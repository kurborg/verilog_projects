==> flow/design.v <==
module adder_b(clk, n1, n2, sum);
	input clk;
	input [15:0] n1;	
	input [15:0] n2;	
	output [16:0] sum;	
	reg [16:0] sum;	
	wire [8:0] sum_LSB;	
	reg [8:0] sum_LSB_1;	
	reg [15:8] n1_reg1;	
	reg [15:8] n2_reg1;	
	wire [16:8] sum_MSB;	
	wire [16:0] sum_next;
	assign sum_LSB = (n1[7:0] + n2[7:0]);  
	always@(posedge clk)	
	begin
		sum_LSB_1 <= sum_LSB;		 
		n1_reg1 <= n1[15:8];		 
		n2_reg1 <= n2[15:8];		 
	end
	assign sum_MSB = (n1_reg1 + n2_reg1 + sum_LSB_1[8]); 
	assign sum_next = {sum_MSB, sum_LSB[7:0]};	
	always@(posedge clk)	
	begin
		sum <= sum_next;
	end
endmodule
Step by step through the tools: adder_b --
The steps from the RTL of adder_b to its reports follow in flow order. Lines are those of the file above, counted from 1. Operators: Yosys type, input widths -> output width; for muxes data width and select width s. Library cell names are shortened. Not given: --
Set-up: top adder_b, clock port clk, standard-cell library sky130hd, library corner tt_025C_1v80

Word-level counts --
Source: Yosys, flattened and elaborated, memories not mapped. Widths are those after wreduce; folded enables and synchronous resets count as part of the registers. Registers that Yosys merges into a memory's read port (data or address) are not register bits. Print and check cells do not count. Equal cells are merged and count once.
Word-level totals: bits in registers 42, bits of input ports 33
Operators by class: add/subtract/negate cells 3
Operators by type and width (count):
- $add 8x8->9 | 2
- $add 9x1->9 | 1

Longest topological paths --
Longest topological path by Yosys (ltp), each cell counted once; first at word level (registers and memories cut), then after technology mapping (sequential cells cut; the memories' decode and read muxes count).
Logic depth: depth in word-level cells 2, ABC_AREA 0, mapped depth 6

Mapped cells and area --
The flow's flattened synthesis, as Yosys stat reports it; memories are mapped. The netlist is that of the ABC_AREA named above (0 if unset); the other value can give another one.
Mapped netlist: cells in the netlist 119, mapped area 0.0013776 sq mm, sequential part of the area 0.0006807 sq mm, mapped flip-flops 34, buffer cells 8
Cell types:
- dfxtp_1 | count 34, total area 680.653 sq um
- ha_1 | count 15, total area 187.68 sq um
- buf_4 | count 8, total area 60.058 sq um
- fa_1 | count 3, total area 60.058 sq um
- xnor2_1 | count 5, total area 43.792 sq um
- a21o_1 | count 5, total area 37.536 sq um
- a21oi_1 | count 7, total area 35.034 sq um
- xor2_1 | count 4, total area 35.034 sq um
- nor2_1 | count 8, total area 30.029 sq um
- o21a_1 | count 3, total area 22.522 sq um
- a21oi_2 | count 2, total area 17.517 sq um
- a221oi_2 | count 1, total area 15.014 sq um
- nand2b_1 | count 2, total area 12.512 sq um
- inv_1 | count 3, total area 11.261 sq um
- nand2_1 | count 3, total area 11.261 sq um
- o2111a_1 | count 1, total area 11.261 sq um
- nand3_2 | count 1, total area 10.01 sq um
- nor3_1 | count 2, total area 10.01 sq um
Not listed: further types 11, cells in them 12.

Path before layout --
Path of least setup slack by OpenSTA after synthesis, without wires, with an ideal clock, recovery checks aside; 20% of the period is set as input and as output delay. Where synthesis merged equal registers, the netlist keeps one of their names.
Path after synthesis: path kind input -> register, start input port n1[0], end register sum_LSB_1[6], clock period 2.07 ns, time at the first pin 0.414 ns, data arrival time 1.712 ns, path slack 0.231 ns, delay of the path 1.424 ns, stages 6, path buffers 0, synthesis period reached 1.839 ns
"delay of the path" = arrival - input delay + setup time. "stages" counts driving pins, that of a launching flip-flop among them; a cell with two outputs on the path counts twice. "synthesis period reached" = period - worst setup slack (recovery checks aside). The figure is calculated, with input and output delays left at 20% of the set period. Between the ends stands the longest chain of elaborated cells between them, by number of cells; it is not shown to be the way that was timed. Of several equally long chains one is given. Each line given opens the expression or statement behind the cell; cells for indexed reads and writes are added by Yosys, which also makes memories of some case tables.
Between the ends, after synthesis: cell sequence ha_1 > fa_1 > a21o_1 > a21oi_1 > a2bb2oi_1 > a22oi_1, cells in the longest elaborated chain 1, elaborated cells between the ends (all ways) 1, those cells by class add/sub (1)
RTL lines, path after synthesis:
- from (decl) | line 3 | input [15:0] n1;
- $add 8x8->9 | line 13 | assign sum_LSB = (n1[7:0] + n2[7:0]);
- to (assign) | line 16 | sum_LSB_1 <= sum_LSB;
- to (decl) | line 8 | reg [8:0] sum_LSB_1;

Path in the finished layout --
Path of least setup slack in the final report of flow run A (OpenROAD, finished layout, wires in). Where an end is a register, its clock arrival counts in the times.
Path after layout: path kind input -> register, start input port n1[0], end register sum_LSB_1[8], clock period 2.9 ns, time at the first pin 0.58 ns, data arrival time 2.51 ns, path slack 0.54 ns, stages 7, path buffers 1
Between the ends stands the longest chain of elaborated cells between them, by number of cells; it is not shown to be the way that was timed. Of several equally long chains one is given.
Between the ends, after layout: cell sequence clkdlybuf4s50_1 > ha_1 > fa_1 > a21o_1 > a21oi_1 > a2bb2oi_1 > a21oi_1, cells in the longest elaborated chain 1, elaborated cells between the ends (all ways) 1, those cells by class add/sub (1)
RTL lines, path after layout:
- from (decl) | line 3 | input [15:0] n1;
- $add 8x8->9 | line 13 | assign sum_LSB = (n1[7:0] + n2[7:0]);
- to (assign) | line 16 | sum_LSB_1 <= sum_LSB;
- to (decl) | line 8 | reg [8:0] sum_LSB_1;

Appendix: measured runs

Stored flow runs of adder_b (2 of them; Yosys, OpenROAD, sky130hd). They differ in their settings and are not a sequence. Constraints: input delay and output delay 20% of the set period each, output load 0.01 pF.
By "achieved period" is meant the clock period of the run minus its worst setup slack. This is arithmetic on one report: input and output delays are still those of the set period (20% each).
"allowed time less slack (worst setup path)" = time allowed to the worst setup path (clock period - input delay - output delay, where it has them) - its slack; a late launch clock adds to it, a late capture clock takes from it.
"total power after layout" rests on the timing tool's default activity at the inputs, not on a simulated workload.

* Flow run A | settings: period_ns 2.9; CORE_UTILIZATION 59; SETUP_SLACK_MARGIN -0.28; PLACE_DENSITY_LB_ADDON 0.1; CORE_ASPECT_RATIO 0.58; GPL_TIMING_DRIVEN 0; CTS_CLUSTER_SIZE 86; CAP_MARGIN 25; MAX_ROUTING_LAYER met5; CORE_MARGIN 2; SLEW_MARGIN 20 | results: total power after layout 1.243 mW; area inside the die boundary 0.0027518 sq mm; allowed time less slack (worst setup path) 1.78 ns; critical path type input -> register; chip area after synthesis (Yosys) 0.0013776 sq mm; smallest hold slack 0.495 ns; setup TNS 0.000 ns; setup slack of the worst path 0.541 ns; achieved period 2.359 ns; standard-cell area after routing 0.0019969 sq mm; utilization after layout 0.896
* Flow run B | settings: period_ns 3.56; CORE_UTILIZATION 59; PLACE_DENSITY_LB_ADDON 0.24; CORE_ASPECT_RATIO 0.74; CELL_PAD_IN_SITES_GLOBAL_PLACEMENT 0; TNS_END_PERCENT 75; ABC_AREA 0; GPL_TIMING_DRIVEN 1; CAP_MARGIN 30; SLEW_MARGIN 10; CORE_MARGIN 2 | results: standard-cell area after routing 0.0019293 sq mm; setup TNS 0.000 ns; utilization after layout 0.85; smallest hold slack 0.531 ns; area inside the die boundary 0.0027417 sq mm; chip area after synthesis (Yosys) 0.0013776 sq mm; setup slack of the worst path 1.146 ns; achieved period 2.414 ns; allowed time less slack (worst setup path) 1.70 ns; critical path type input -> register; total power after layout 0.9453 mW
