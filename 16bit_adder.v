==> flow/design.v <==
module adder_a(clk, n1, n2, sum_i);
	input clk;
	input [15:0] n1;
	input [15:0] n2;
	output [16:0] sum_i;
	reg [16:0] sum_i;
	wire [16:0] sum_i_next;
	assign sum_i_next = (n1[15:0] + n2[15:0]);
	always@(posedge clk)	
	begin
		sum_i <= sum_i_next;
	end
endmodule
From RTL to reports: adder_a
Tool output for the design above, in the order of the flow.
Lines are those of the file above, counted from 1.
The mark -- stands for no value.
- top: adder_a
- clock port: clk
- standard-cell library: sky130hd
- corner: tt_025C_1v80

Word level
Yosys after proc, flatten, opt, wreduce and memory -nomap, before mapping. Enables and synchronous resets that opt folds into registers are not counted as muxes. Memory bits, and registers merged into a memory's read port (data or address), are not among the register bits. Print and check cells are not counted. Equal cells are merged and count once.
- output and inout port bits at 17
- input bits: 33
- word-level cells: 2
- noted register bits: 17
- noted add/sub/neg operators: 1
- operators by type and width (operator ; count):
    16-bit by 16-bit adder with 17-bit output ; 1

Depth
Yosys ltp: most cells in a row. Word level: on the elaborated netlist, between registers, memories and ports. Mapped: between sequential cells and ports; inverters and the memories' decode and read muxes count.
- noted depth after elaboration: 1
- ABC_AREA at 0
- noted depth in mapped cells: 7
- noted depth with buffers taken out: 7

Mapped cells and area
Source: synth_stat.txt of the flow (Yosys; design flattened, memories mapped). It holds for the ABC_AREA given above (unset counts as 0); a run with the other value may have another netlist.
- cell types (cell type ; count ; area in all (um2)):
    sky130_fd_sc_hd__dfxtp_1 ; 17 ; 340.326
    sky130_fd_sc_hd__ha_1 ; 16 ; 200.192
    sky130_fd_sc_hd__a21o_1 ; 9 ; 67.565
    sky130_fd_sc_hd__xnor2_1 ; 6 ; 52.55
    sky130_fd_sc_hd__xor2_1 ; 4 ; 35.034
    sky130_fd_sc_hd__a211oi_1 ; 4 ; 30.029
    sky130_fd_sc_hd__a21oi_1 ; 6 ; 30.029
    sky130_fd_sc_hd__a221oi_2 ; 2 ; 30.029
    sky130_fd_sc_hd__buf_2 ; 6 ; 30.029
    sky130_fd_sc_hd__and3_1 ; 4 ; 25.024
    sky130_fd_sc_hd__o211ai_1 ; 3 ; 22.522
    sky130_fd_sc_hd__fa_1 ; 1 ; 20.019
    sky130_fd_sc_hd__o21ai_0 ; 4 ; 20.019
    sky130_fd_sc_hd__nor4_1 ; 3 ; 18.768
    sky130_fd_sc_hd__a21oi_2 ; 2 ; 17.517
    sky130_fd_sc_hd__a41oi_1 ; 2 ; 17.517
    sky130_fd_sc_hd__inv_1 ; 4 ; 15.014
    sky130_fd_sc_hd__nand2_1 ; 4 ; 15.014
Other cell types: 22; their cells: 30.
- buffers at 8
- noted sequential area: 340.3 um2
- mapped flip-flops at 17
- noted standard cells after synthesis: 127
- synthesis area at 1196.1 um2

Timing after synthesis
Path of least setup slack by OpenSTA after synthesis, without wires, with an ideal clock, recovery checks aside; 20% of the period is set as input and as output delay. Where synthesis merged equal registers, the netlist keeps one of their names.
- path type: input -> register
- start: input n1[0]
- end: register sum_i[16]
- time at the first pin at 0.594 ns
- noted input delay: 0.594 ns
- driving pins on the path at 7
- required time: 2.847 ns
- setup time: 0.123 ns
- path delay at 1.663 ns
- buffers on the path at 0
- noted clock period: 2.97 ns
- arrival time at 2.134 ns
- noted slack: 0.713 ns
- noted synthesis period reached: 2.257 ns
"path delay" = arrival - input delay + setup time.
"driving pins on the path" counts driving pins, that of a launching flip-flop among them; a cell with two outputs on the path counts twice.
"synthesis period reached" = period - worst setup slack (recovery checks aside). The figure is calculated, with input and output delays left at 20% of the set period.
Between the ends stands the longest chain of elaborated cells between them, by number of cells; it is not shown to be the way that was timed. Of several equally long chains one is given.
Each line given opens the expression or statement behind the cell; cells for indexed reads and writes are added by Yosys, which also makes memories of some case tables.
- cells stage by stage: sky130_fd_sc_hd__ha_1 -> sky130_fd_sc_hd__fa_1 -> sky130_fd_sc_hd__a21o_1 -> sky130_fd_sc_hd__a221oi_2 -> sky130_fd_sc_hd__o21ai_2 -> sky130_fd_sc_hd__a21oi_2 -> sky130_fd_sc_hd__o21ai_0
- cells in the longest elaborated chain at 1
- noted elaborated cells between the ends (all ways): 1
- RTL lines with such cells at 1
- those cells by class: 1 x add/sub
- ends and longest elaborated chain, after synthesis (element ; RTL line ; text):
    start, declared ; 3 ; input [15:0] n1;
    16-bit by 16-bit adder with 17-bit output ; 8 ; assign sum_i_next = (n1[15:0] + n2[15:0]);
    end, assigned ; 11 ; sum_i <= sum_i_next;
    end, declared ; 5 ; output [16:0] sum_i;

Hand-over note for adder_a

adder_a through Yosys and OpenROAD on sky130hd: 2 stored runs, unordered, with their settings. The constraints put input and output delay at 20% of the set period each and load the outputs with 0.01 pF.

Record 1

==> flow/run.sh <==
#!/bin/bash
# the make line also repeats the synthesis and layout settings of config.mk as NAME=value (left out here)
make -C /OpenROAD-flow-scripts/flow DESIGN_CONFIG=/design/flow/config.mk WORK_HOME=/design/flow/orfs CLKGATE_MAP_FILE= finish
==> flow/config.mk <==
export PLATFORM = sky130hd
export DESIGN_NAME = adder_a
export DESIGN_NICKNAME = adder_a
export VERILOG_FILES = /design/flow/design.v
export SDC_FILE = /design/flow/constraint.sdc
export NUM_CORES = 4
export LEC_CHECK = 0
export CAP_MARGIN = 20
export CELL_PAD_IN_SITES_GLOBAL_PLACEMENT = 0
export CORE_ASPECT_RATIO = 1.11
export CORE_MARGIN = 2
export CORE_UTILIZATION = 54
export CTS_CLUSTER_SIZE = 97
export PLACE_DENSITY_LB_ADDON = 0.16
export SETUP_SLACK_MARGIN = 0.16
export SLEW_MARGIN = 30
==> flow/constraint.sdc <==
create_clock -name core_clock -period 1.76 [get_ports {clk}]
set_input_delay 0.3520 -clock core_clock [delete_from_list [all_inputs] [get_ports {clk}]]
set_output_delay 0.3520 -clock core_clock [all_outputs]
set_load 0.01 [all_outputs]

Record 1: unfinished; error DPL-0033 in placement.

Record 2

==> flow/run.sh <==
#!/bin/bash
# the make line also repeats the synthesis and layout settings of config.mk as NAME=value (left out here)
make -C /OpenROAD-flow-scripts/flow DESIGN_CONFIG=/design/flow/config.mk WORK_HOME=/design/flow/orfs CLKGATE_MAP_FILE= finish
==> flow/config.mk <==
export PLATFORM = sky130hd
export DESIGN_NAME = adder_a
export DESIGN_NICKNAME = adder_a
export VERILOG_FILES = /design/flow/design.v
export SDC_FILE = /design/flow/constraint.sdc
export NUM_CORES = 4
export LEC_CHECK = 0
export ABC_AREA = 0
export CAP_MARGIN = 30
export CELL_PAD_IN_SITES_GLOBAL_PLACEMENT = 2
export CORE_MARGIN = 4
export CORE_UTILIZATION = 43
export CTS_CLUSTER_SIZE = 20
export GPL_ROUTABILITY_DRIVEN = 1
export GPL_TIMING_DRIVEN = 1
export MAX_ROUTING_LAYER = met4
export PLACE_DENSITY_LB_ADDON = 0.02
export SETUP_SLACK_MARGIN = 0.08
export SLEW_MARGIN = 30
==> flow/constraint.sdc <==
create_clock -name core_clock -period 2.46 [get_ports {clk}]
set_input_delay 0.4920 -clock core_clock [delete_from_list [all_inputs] [get_ports {clk}]]
set_output_delay 0.4920 -clock core_clock [all_outputs]
set_load 0.01 [all_outputs]

Record 2: unfinished; error FLW-0024 in placement.

End of note.
